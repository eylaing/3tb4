==> flow/design.v <==
module delay_counter (input clk, reset_n, start, enable, input [7:0] delay, output done);
parameter BASIC_PERIOD=20'd500000;    
parameter CLOCK_SPEED=32'd50000000;
parameter COUNTER1 = 20'd500000;	 
reg [7:0] internal_delay;
reg[20:0] counter1;
reg counter1_done;
reg[20:0] counter2;
reg loaded;
reg done_reg;
always @(posedge clk)
begin
	if (reset_n == 1'b0)
	begin
		counter1 = 21'b0;
		counter2 = 21'b0;
		loaded = 1'b0;
		done_reg = 1'b0;
	end
	if(start == 1'b1)
	begin
		internal_delay = delay;
		counter1 = 21'd0;
		counter2 = internal_delay;
	end
	if (enable == 1'b1)
	begin
		if (counter1 < COUNTER1)
		begin
			counter1 = counter1 + 21'd1;
		end
		else if (counter1 >= COUNTER1)
		begin
			if (counter2 > 0)
			begin
				counter2 = counter2 - 21'd1;
			end
			else if (counter2 <= 0)
			begin
				done_reg = 1'b1;
			end
		end
	end
	else if (enable == 1'b0)
	begin
		done_reg = 1'b0;
		counter1 = 21'd0;
		counter2 = 21'd0;
	end
end
assign done = done_reg;
endmodule
# Step by step through the tools: delay_counter
# The steps from the RTL of delay_counter to its reports follow in flow order.
# Lines are those of the file above, counted from 1.
# Operators: Yosys type, input widths -> output width; for muxes data width and select width s.
# Library cell names are shortened.
# The mark - stands for no value.
[inputs]
design = "delay_counter"
clock_port = "clk"
library = "sky130hd"
lib_corner = "tt_025C_1v80"

# Word level
# Counts by Yosys on the flattened word-level netlist (proc, flatten, opt, wreduce; memories kept). Register bits leave out memories and registers merged into their read ports (data or address); mux counts leave out enables and synchronous resets folded into registers. Print and check cells are left out. Cells with the same type and inputs are merged into one.
[op_classes]
n_addsub = 2
mul = 0
div = 0
compare = 4
n_eq = 0
shifts = 0
n_mux = 13
bitwise = 0
reduce_logical = 0
[ops]
columns = ["operator", "n"]
rows = [
  ["$mux 21", 8],
  ["$add 21x1->21 const B", 1],
  ["$sub 21x1->21 const B", 1],
  ["$gt 21x1->1 const B", 1],
  ["$le 21x1->1 const B", 1],
  ["$ge 21x19->1 const B", 1],
  ["$lt 21x19->1 const B", 1],
  ["$mux 1", 5],
]
[word_totals]
register_bits = 43
latchBits = 0
ram_bits = 0
romBits = 0
clocked_rd_ports_x_width = 0
n_memories = 0
input_bits = 12
word_cells = 22

# Logic depth
# Longest topological path by Yosys (ltp), each cell counted once; first at word level (registers and memories cut), then after technology mapping (sequential cells cut; the memories' decode and read muxes count).
[depth]
depth_word = 7
abc_area = 0
ltp_mapped = 11
mapped_depth_nobuf = 8

# Mapped cells and area
# The flow's flattened synthesis, as Yosys stat reports it; memories are mapped. The netlist is that of the ABC_AREA named above (0 if unset); the other value can give another one.
# Totals and module areas in this step are rounded.
[mapped]
mapped_cells = 287
mapped_area_um2 = 2356
seq_area_um2 = 860.8
ff_cells = 43
buf_cells = 16
[types]
columns = ["cell_type", "n", "type_area_um2"]
rows = [
  ["dfxtp_1", 43, 860.826],
  ["nor2_1", 30, 112.608],
  ["nand2_1", 27, 101.347],
  ["xnor2_1", 11, 96.342],
  ["o21ai_0", 19, 95.091],
  ["a21oi_1", 17, 85.082],
  ["nand4_1", 10, 62.56],
  ["xor2_1", 7, 61.309],
  ["nand3_1", 12, 60.058],
  ["or3_1", 9, 56.304],
  ["a22oi_1", 6, 45.043],
  ["and3_1", 7, 43.792],
  ["o211ai_1", 5, 37.536],
  ["a211o_1", 4, 35.034],
  ["buf_6", 3, 33.782],
  ["a21o_1", 4, 30.029],
  ["clkbuf_1", 7, 26.275],
  ["ha_1", 2, 25.024],
]
# Not listed: further types 38, cells in them 64.

# Worst setup path after synthesis
# Path of least setup slack by OpenSTA after synthesis, without wires, with an ideal clock, recovery checks aside; 20% of the period is set as input and as output delay. Where synthesis merged equal registers, the netlist keeps one of their names.
[synth_timing]
path_kind = "input port to flip-flop"
from = "input start"
to = "register counter2[10]"
period_ns = 3.03
input_delay_ns = 0.606
setup_ns = 0.132
launch_ns = 0.606
arrival_ns = 2.712
required_ns = 2.898
path_slack_ns = 0.186
delay_ns = 2.238
path_stages = 11
path_buffers = 3
synth_period_reached_ns = 2.844
# "delay_ns" is the arrival time less input delay plus setup time.
# "path_stages": output pins that drive a net of the path, with the launching flip-flop's if there is one; two outputs of one cell count as two.
# "synth_period_reached_ns" is the clock period less the worst setup slack; recovery checks do not enter. This is arithmetic on one report: input and output delays are still those of the set period (20% each).
# The rows between start and end are the longest chain of elaborated cells between them; the timing report does not say that the signal goes this way. Where chains are equally long, one stands for them.
# Each line given opens the expression or statement behind the cell; cells for indexed reads and writes are added by Yosys, which also makes memories of some case tables.
# A register here has more assigning lines than the two given.
[synth_between]
path_cell_list = "and2b_1 -> buf_4 -> clkbuf_1 -> a22oi_1 -> ha_1 -> o211ai_1 -> or3_1 -> a211o_1 -> buf_4 -> o311ai_1 -> a21oi_1"
elab_chain_cells = 5
cells_between = 9
cone_lines = 5
[synth_lines]
columns = ["item", "line_no", "source"]
rows = [
  ["start, declared", 1, "module delay_counter (input clk, reset_n, start, enable, input [7:0] delay, output done);"],
  ["$mux 21", 20, "if(start == 1'b1)"],
  ["$sub 21x1->21", 36, "counter2 = counter2 - 21'd1;"],
  ["$mux 21", 34, "if (counter2 > 0)"],
  ["$mux 21", 32, "else if (counter1 >= COUNTER1)"],
  ["$mux 21", 28, "if (counter1 < COUNTER1)"],
  ["end, assigned", 24, "counter2 = internal_delay;"],
  ["end, assigned", 36, ""],
  ["end, declared", 8, "reg[20:0] counter2;"],
]

# Worst path after layout
# From the final timing report of record 1: the path of least setup slack in the routed layout; clock arrival at registers is part of the times.
[layout_timing]
path_kind = "flip-flop to flip-flop"
from = "register counter2[14]"
to = "register counter2[1]"
period_ns = 2.56
setup_ns = 0.10
launch_ns = 0.31
arrival_ns = 2.49
required_ns = 2.76
path_slack_ns = 0.27
path_stages = 8
path_buffers = 1
# The rows between start and end are the longest chain of elaborated cells between them; the timing report does not say that the signal goes this way. Where chains are equally long, one stands for them.
# A register here has more assigning lines than the two given.
[layout_between]
path_cell_list = "dfxtp_1 -> or4_1 -> nor4_4 -> a21o_2 -> a21o_1 -> buf_4 -> nand2_1 -> and3_1"
elab_chain_cells = 6
cells_between = 6
cone_lines = 5
[layout_lines]
columns = ["item", "line_no", "source"]
rows = [
  ["start, declared", 8, "reg[20:0] counter2;"],
  ["start, assigned", 24, "counter2 = internal_delay;"],
  ["start, assigned", 36, "counter2 = counter2 - 21'd1;"],
  ["$mux 21", 13, "if (reset_n == 1'b0)"],
  ["$mux 21", 20, "if(start == 1'b1)"],
  ["$gt 21x1->1", 34, "if (counter2 > 0)"],
  ["$mux 21", 34, ""],
  ["$mux 21", 32, "else if (counter1 >= COUNTER1)"],
  ["$mux 21", 28, "if (counter1 < COUNTER1)"],
  ["end, assigned", 24, ""],
  ["end, assigned", 36, ""],
  ["end, declared", 8, ""],
]

Subject: delay_counter on sky130hd, stored results

Hello all,

2 stored runs of delay_counter in the flow (synthesis by Yosys, layout by OpenROAD, sky130hd cells), in arbitrary order. Constraints: input delay and output delay 20% of the set period each, output load 0.01 pF.
"period_reached_ns": clock period set for the run, less the worst setup slack. It is reckoned from that one timing run; input and output delays stay at 20% of the period that was set.
"worstPathTime_ns": the worst setup path's part of the clock period (all of it between registers, 20% less for each end at a port) less its slack. A launch clock that arrives late makes it longer, a capture clock that arrives late makes it shorter.
"power_total_uw" is the tool's figure for a default switching activity; nothing was simulated.
Values from the reports are rounded here.

# record 1
==> flow/run.sh <==
#!/bin/bash
# the make line also repeats the synthesis and layout settings of config.mk as NAME=value (left out here)
make -C /OpenROAD-flow-scripts/flow DESIGN_CONFIG=/design/flow/config.mk WORK_HOME=/design/flow/orfs CLKGATE_MAP_FILE= finish
==> flow/config.mk <==
export PLATFORM = sky130hd
export DESIGN_NAME = delay_counter
export DESIGN_NICKNAME = delay_counter
export VERILOG_FILES = /design/flow/design.v
export SDC_FILE = /design/flow/constraint.sdc
export NUM_CORES = 4
export LEC_CHECK = 0
export CAP_MARGIN = 20
export CELL_PAD_IN_SITES_DETAIL_PLACEMENT = 1
export CORE_ASPECT_RATIO = 0.74
export CORE_MARGIN = 7
export CORE_UTILIZATION = 33
export CTS_CLUSTER_SIZE = 36
export GPL_TIMING_DRIVEN = 1
export MIN_ROUTING_LAYER = met2
export PLACE_DENSITY_LB_ADDON = 0.28
export SETUP_SLACK_MARGIN = 0.16
export SLEW_MARGIN = 20
export TNS_END_PERCENT = 65
==> flow/constraint.sdc <==
create_clock -name core_clock -period 2.56 [get_ports {clk}]
set_input_delay 0.5120 -clock core_clock [delete_from_list [all_inputs] [get_ports {clk}]]
set_output_delay 0.5120 -clock core_clock [all_outputs]
set_load 0.01 [all_outputs]

==> record 1: results <==
synthesis_area_um2=2356
die_um2=9728
finalCellArea_um2=3060
fin_util_pct=44.4
setup_worst_slack_ns=0.266
setup_tns_ns=0.000
holdWs_ns=0.482
power_total_uw=1417
period_reached_ns=2.294
worstPathTime_ns=2.29
timing.worst_path_kind="flip-flop to flip-flop"

# record 2
==> flow/run.sh <==
#!/bin/bash
# the make line also repeats the synthesis and layout settings of config.mk as NAME=value (left out here)
make -C /OpenROAD-flow-scripts/flow DESIGN_CONFIG=/design/flow/config.mk WORK_HOME=/design/flow/orfs CLKGATE_MAP_FILE= finish
==> flow/config.mk <==
export PLATFORM = sky130hd
export DESIGN_NAME = delay_counter
export DESIGN_NICKNAME = delay_counter
export VERILOG_FILES = /design/flow/design.v
export SDC_FILE = /design/flow/constraint.sdc
export NUM_CORES = 4
export LEC_CHECK = 0
export ABC_AREA = 1
export CAP_MARGIN = 10
export CELL_PAD_IN_SITES_DETAIL_PLACEMENT = 0
export CORE_MARGIN = 4
export CORE_UTILIZATION = 35
export GPL_TIMING_DRIVEN = 0
export HOLD_SLACK_MARGIN = -0.08
export MIN_ROUTING_LAYER = met1
export PLACE_DENSITY_LB_ADDON = 0.11
export SLEW_MARGIN = 20
==> flow/constraint.sdc <==
create_clock -name core_clock -period 5.18 [get_ports {clk}]
set_input_delay 1.0360 -clock core_clock [delete_from_list [all_inputs] [get_ports {clk}]]
set_output_delay 1.0360 -clock core_clock [all_outputs]
set_load 0.01 [all_outputs]

==> record 2: results <==
synthesis_area_um2=2838
die_um2=9613
finalCellArea_um2=3154
fin_util_pct=40.4
setup_worst_slack_ns=2.069
setup_tns_ns=0.000
holdWs_ns=0.450
power_total_uw=637.8
period_reached_ns=3.111
worstPathTime_ns=2.07
timing.worst_path_kind="input port to flip-flop"

Thanks
