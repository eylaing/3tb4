==> flow/design.v <==
module regfile (input clk, reset_n, write, input [7:0] data, input [1:0] select0, select1, wr_select,
				output reg [7:0] selected0, selected1, output [7:0] delay, position, register0);
reg [7:0] reg0  ;
reg [7:0] reg1  ;
reg [7:0] reg2  ;
reg [7:0] reg3  ;
always @(posedge clk)
begin
	if (reset_n == 1'b0)
	begin
		reg0 = 8'b0;
		reg1 = 8'b0;
		reg2 = 8'b0;
		reg3 = 8'b0;
	end
	if (write == 1'b1)
	begin
		case (wr_select)
			2'b00:
			reg0 = data;
			2'b01:
			reg1 = data;
			2'b10:
			reg2 = data;
			2'b11:
			reg3 = data;
		endcase
	end
	case(select0)
		2'b00:
		selected0 = reg0;
		2'b01:
		selected0 = reg1;
		2'b10:
		selected0 = reg2;
		2'b11:
		selected0 = reg3;
	endcase
	case(select1)
		2'b00:
		selected1 = reg0;
		2'b01:
		selected1 = reg1;
		2'b10:
		selected1 = reg2;
		2'b11:
		selected1 = reg3;
	endcase
end
assign delay = reg3;
assign position = reg2;
assign register0 = reg0;
endmodule
### Reports on regfile

What the tools print for regfile, step after step.
Lines are those of the file above, counted from 1.
Operators: Yosys type, input widths -> output width; for muxes data width and select width s.
Cell names lack the library's common part.
A cell with - has no value.

| set-up | value |
|---|---|
| top | regfile |
| clock input | clk |
| library | sky130hd |
| library corner | tt_025C_1v80 |

### After elaboration

Source: Yosys, flattened and elaborated, memories not mapped. Widths are those after wreduce; folded enables and synchronous resets count as part of the registers. Registers that Yosys merges into a memory's read port (data or address) are not register bits. Print and check cells do not count. Equal cells are merged and count once.

| operators by class | value |
|---|---|
| muxes and demuxes | 14 |
| bitwise gates (word level) | 0 |
| divide/modulo/power cells | 0 |
| reductions and logical operators | 7 |
| shift operators | 0 |
| eq/ne operators | 9 |
| magnitude comparators | 0 |
| multipliers | 0 |
| $add $sub $neg | 0 |

Operator list:

| kind | number |
|---|---|
| $pmux 8 s4 | 2 |
| $pmux 8 s2 | 4 |
| $mux 8 | 8 |
| $eq 2x2->1 const B | 6 |
| $reduce_or 3->1 | 4 |
| $eq 2x1->1 const B | 3 |
| $logic_not 2->1 | 3 |

| storage and ports | value |
|---|---|
| output and inout bits | 40 |
| bits in read-only memories | 0 |
| latch bits | 0 |
| elaborated cells | 36 |
| flip-flop bits (word level) | 48 |
| memories kept | 0 |
| memory bits (writable) | 0 |
| input port bits | 17 |
| word width x clocked read ports | 0 |

### Longest topological paths

Yosys ltp: most cells in a row. Word level: on the elaborated netlist, between registers, memories and ports. Mapped: between sequential cells and ports; inverters and the memories' decode and read muxes count.

| logic depth | value |
|---|---|
| depth after elaboration | 5 |
| ABC_AREA | 0 |
| depth in mapped cells | 6 |
| depth with buffers taken out | 4 |

### After synthesis

Yosys stat after the flow's synthesis: flattened, memories mapped to cells. It holds for the ABC_AREA given above (unset counts as 0); a run with the other value may have another netlist.
Totals and module areas in this step are rounded.

| synthesis totals | value |
|---|---|
| chip area (Yosys) | 2,420 µm² |
| sequential part of the area | 961 µm² |
| mapped cells | 280 |
| flip-flop cells | 48 |
| buffer cells | 29 |

Cells by type:

| cell type | number | total area (µm²) |
|---|---|---|
| dfxtp_1 | 48 | 960.922 |
| mux2_2 | 30 | 337.824 |
| nand2_1 | 60 | 225.216 |
| a221oi_1 | 14 | 122.618 |
| a211oi_1 | 14 | 105.101 |
| a22oi_1 | 14 | 105.101 |
| o21ai_0 | 21 | 105.101 |
| clkbuf_1 | 14 | 52.55 |
| nor2_1 | 14 | 52.55 |
| nand3_1 | 10 | 50.048 |
| buf_2 | 8 | 40.038 |
| mux2i_1 | 4 | 40.038 |
| xnor2_2 | 2 | 32.531 |
| and2_1 | 5 | 31.28 |
| buf_6 | 2 | 22.522 |
| o221ai_1 | 2 | 17.517 |
| xnor2_1 | 2 | 17.517 |
| buf_4 | 2 | 15.014 |

Not listed: further types 9, cells in them 14.

### Timing after synthesis

Path of least setup slack by OpenSTA after synthesis, without wires, with an ideal clock, recovery checks aside; 20% of the period is set as input and as output delay. Where synthesis merged equal registers, the netlist keeps one of their names.

| timing after synthesis | value |
|---|---|
| kind | input to register |
| from | input wr_select[1] |
| to | register selected0[7] |
| data required time | 2,999 ps |
| clock period | 3,120 ps |
| library setup time | 121 ps |
| path slack | 1,298 ps |
| driving pins on the path | 5 |
| delay of the path | 1,198 ps |
| arrival | 1,701 ps |
| input delay | 624 ps |
| time at the first pin | 624 ps |
| path buffers | 1 |
| synthesis period reached | 1,822 ps |

"delay of the path" = arrival - input delay + setup time.
"driving pins on the path": output pins that drive a net of the path, with the launching flip-flop's if there is one; two outputs of one cell count as two.
"synthesis period reached" is the clock period less the worst setup slack; recovery checks do not enter. This is arithmetic on one report: input and output delays are still those of the set period (20% each).
Between the ends stands the longest chain of elaborated cells between them, by number of cells; it is not shown to be the way that was timed. Of several equally long chains one is given.
A line is the first line of the expression or statement that the cell stems from. Yosys adds cells for indexed reads and writes and turns some case tables into memories.
At most two assigning lines are given for a register; there are more.

| on the way, after synthesis | value |
|---|---|
| cell sequence | buf_6 > nor3b_2 > mux2i_1 > o221ai_1 > mux2_2 |
| length of the longest elaborated chain | 5 |
| elaborated cells between the ends (all ways) | 17 |
| RTL lines with such cells | 3 |
| classes of those cells | eq/ne: 3; mux: 9; reduce/logical: 5 |

RTL lines, path after synthesis:

| element | line | source |
|---|---|---|
| from (decl) | 1 | `module regfile (input clk, reset_n, write, input [7:0] data, input [1:0] select0, select1, wr_select,` |
| $eq 2x2->1 | 18 | `case (wr_select)` |
| $reduce_or 3->1 | - |  |
| $pmux 8 s2 | 18 |  |
| $mux 8 | 16 | `if (write == 1'b1)` |
| $pmux 8 s4 | 29 | `case(select0)` |
| to (assign) | 31 | `selected0 = reg0;` |
| to (assign) | 33 | `selected0 = reg1;` |
| to (decl) | 2 | `output reg [7:0] selected0, selected1, output [7:0] delay, position, register0);` |

### Worst path after layout

From the final timing report of entry B: the path of least setup slack in the routed layout; clock arrival at registers is part of the times.
The report prints the path's times to 10 ps; the period is as set.

| timing after layout | value |
|---|---|
| kind | input to register |
| from | input wr_select[1] |
| to | register selected0[7] |
| driving pins on the path | 6 |
| clock period | 1,250 ps |
| time at the first pin | 250 ps |
| arrival | 1,540 ps |
| input delay | 250 ps |
| path buffers | 2 |
| data required time | 1,450 ps |
| path slack | -90 ps |
| library setup time | 110 ps |

Between the ends stands the longest chain of elaborated cells between them, by number of cells; it is not shown to be the way that was timed. Of several equally long chains one is given.
At most two assigning lines are given for a register; there are more.

| on the way, after layout | value |
|---|---|
| cell sequence | buf_2 > buf_6 > nor3b_4 > mux2i_4 > o221ai_1 > mux2_4 |
| length of the longest elaborated chain | 5 |
| elaborated cells between the ends (all ways) | 17 |
| RTL lines with such cells | 3 |
| classes of those cells | eq/ne: 3; mux: 9; reduce/logical: 5 |

RTL lines, path after layout:

| element | line | source |
|---|---|---|
| from (decl) | 1 | `module regfile (input clk, reset_n, write, input [7:0] data, input [1:0] select0, select1, wr_select,` |
| $eq 2x2->1 | 18 | `case (wr_select)` |
| $reduce_or 3->1 | - |  |
| $pmux 8 s2 | 18 |  |
| $mux 8 | 16 | `if (write == 1'b1)` |
| $pmux 8 s4 | 29 | `case(select0)` |
| to (assign) | 31 | `selected0 = reg0;` |
| to (assign) | 33 | `selected0 = reg1;` |
| to (decl) | 2 | `output reg [7:0] selected0, selected1, output [7:0] delay, position, register0);` |

Top module regfile; platform sky130hd; tools Yosys and OpenROAD; 2 stored runs in no particular order. Input and output delays are each 20% of the period that was set; the output load is 0.01 pF.
"power" rests on the timing tool's default activity at the inputs, not on a simulated workload.
Results are given in rounded form.
Among the settings, . means not set for that run.
Results: . = not shown.

| stored run | period_ns | CORE_UTILIZATION | SETUP_SLACK_MARGIN | PLACE_DENSITY_LB_ADDON | CORE_MARGIN | CELL_PAD_IN_SITES_GLOBAL_PLACEMENT | TNS_END_PERCENT | GPL_TIMING_DRIVEN | CAP_MARGIN | SLEW_MARGIN | CORE_ASPECT_RATIO | GPL_ROUTABILITY_DRIVEN | CTS_CLUSTER_SIZE | CTS_CLUSTER_DIAMETER | synthesized cell area (µm²) | worst setup slack after layout (ps) | power (uW) | die outline area (µm²) | total negative slack (ps) | utilization in the final report | area of the standard cells in the finished layout (µm²) |
|---|---|---|---|---|---|---|---|---|---|---|---|---|---|---|---|---|---|---|---|---|---|
| entry A | 1.85 | 55 | 0.26 | 0.15 | 10 | 3 | 35 | 1 | 20 | 20 | . | . | . | . | . | . | . | . | . | . | . |
| entry B | 1.25 | 48 | . | 0.21 | 2 | . | 40 | . | 20 | 0 | 0.84 | 1 | 57 | 352 | 2,420 | -90 | 3,820 | 5,640 | -152 | 0.763 | 3,670 |

Entry A: stopped before the end: placement reported FLW-0024
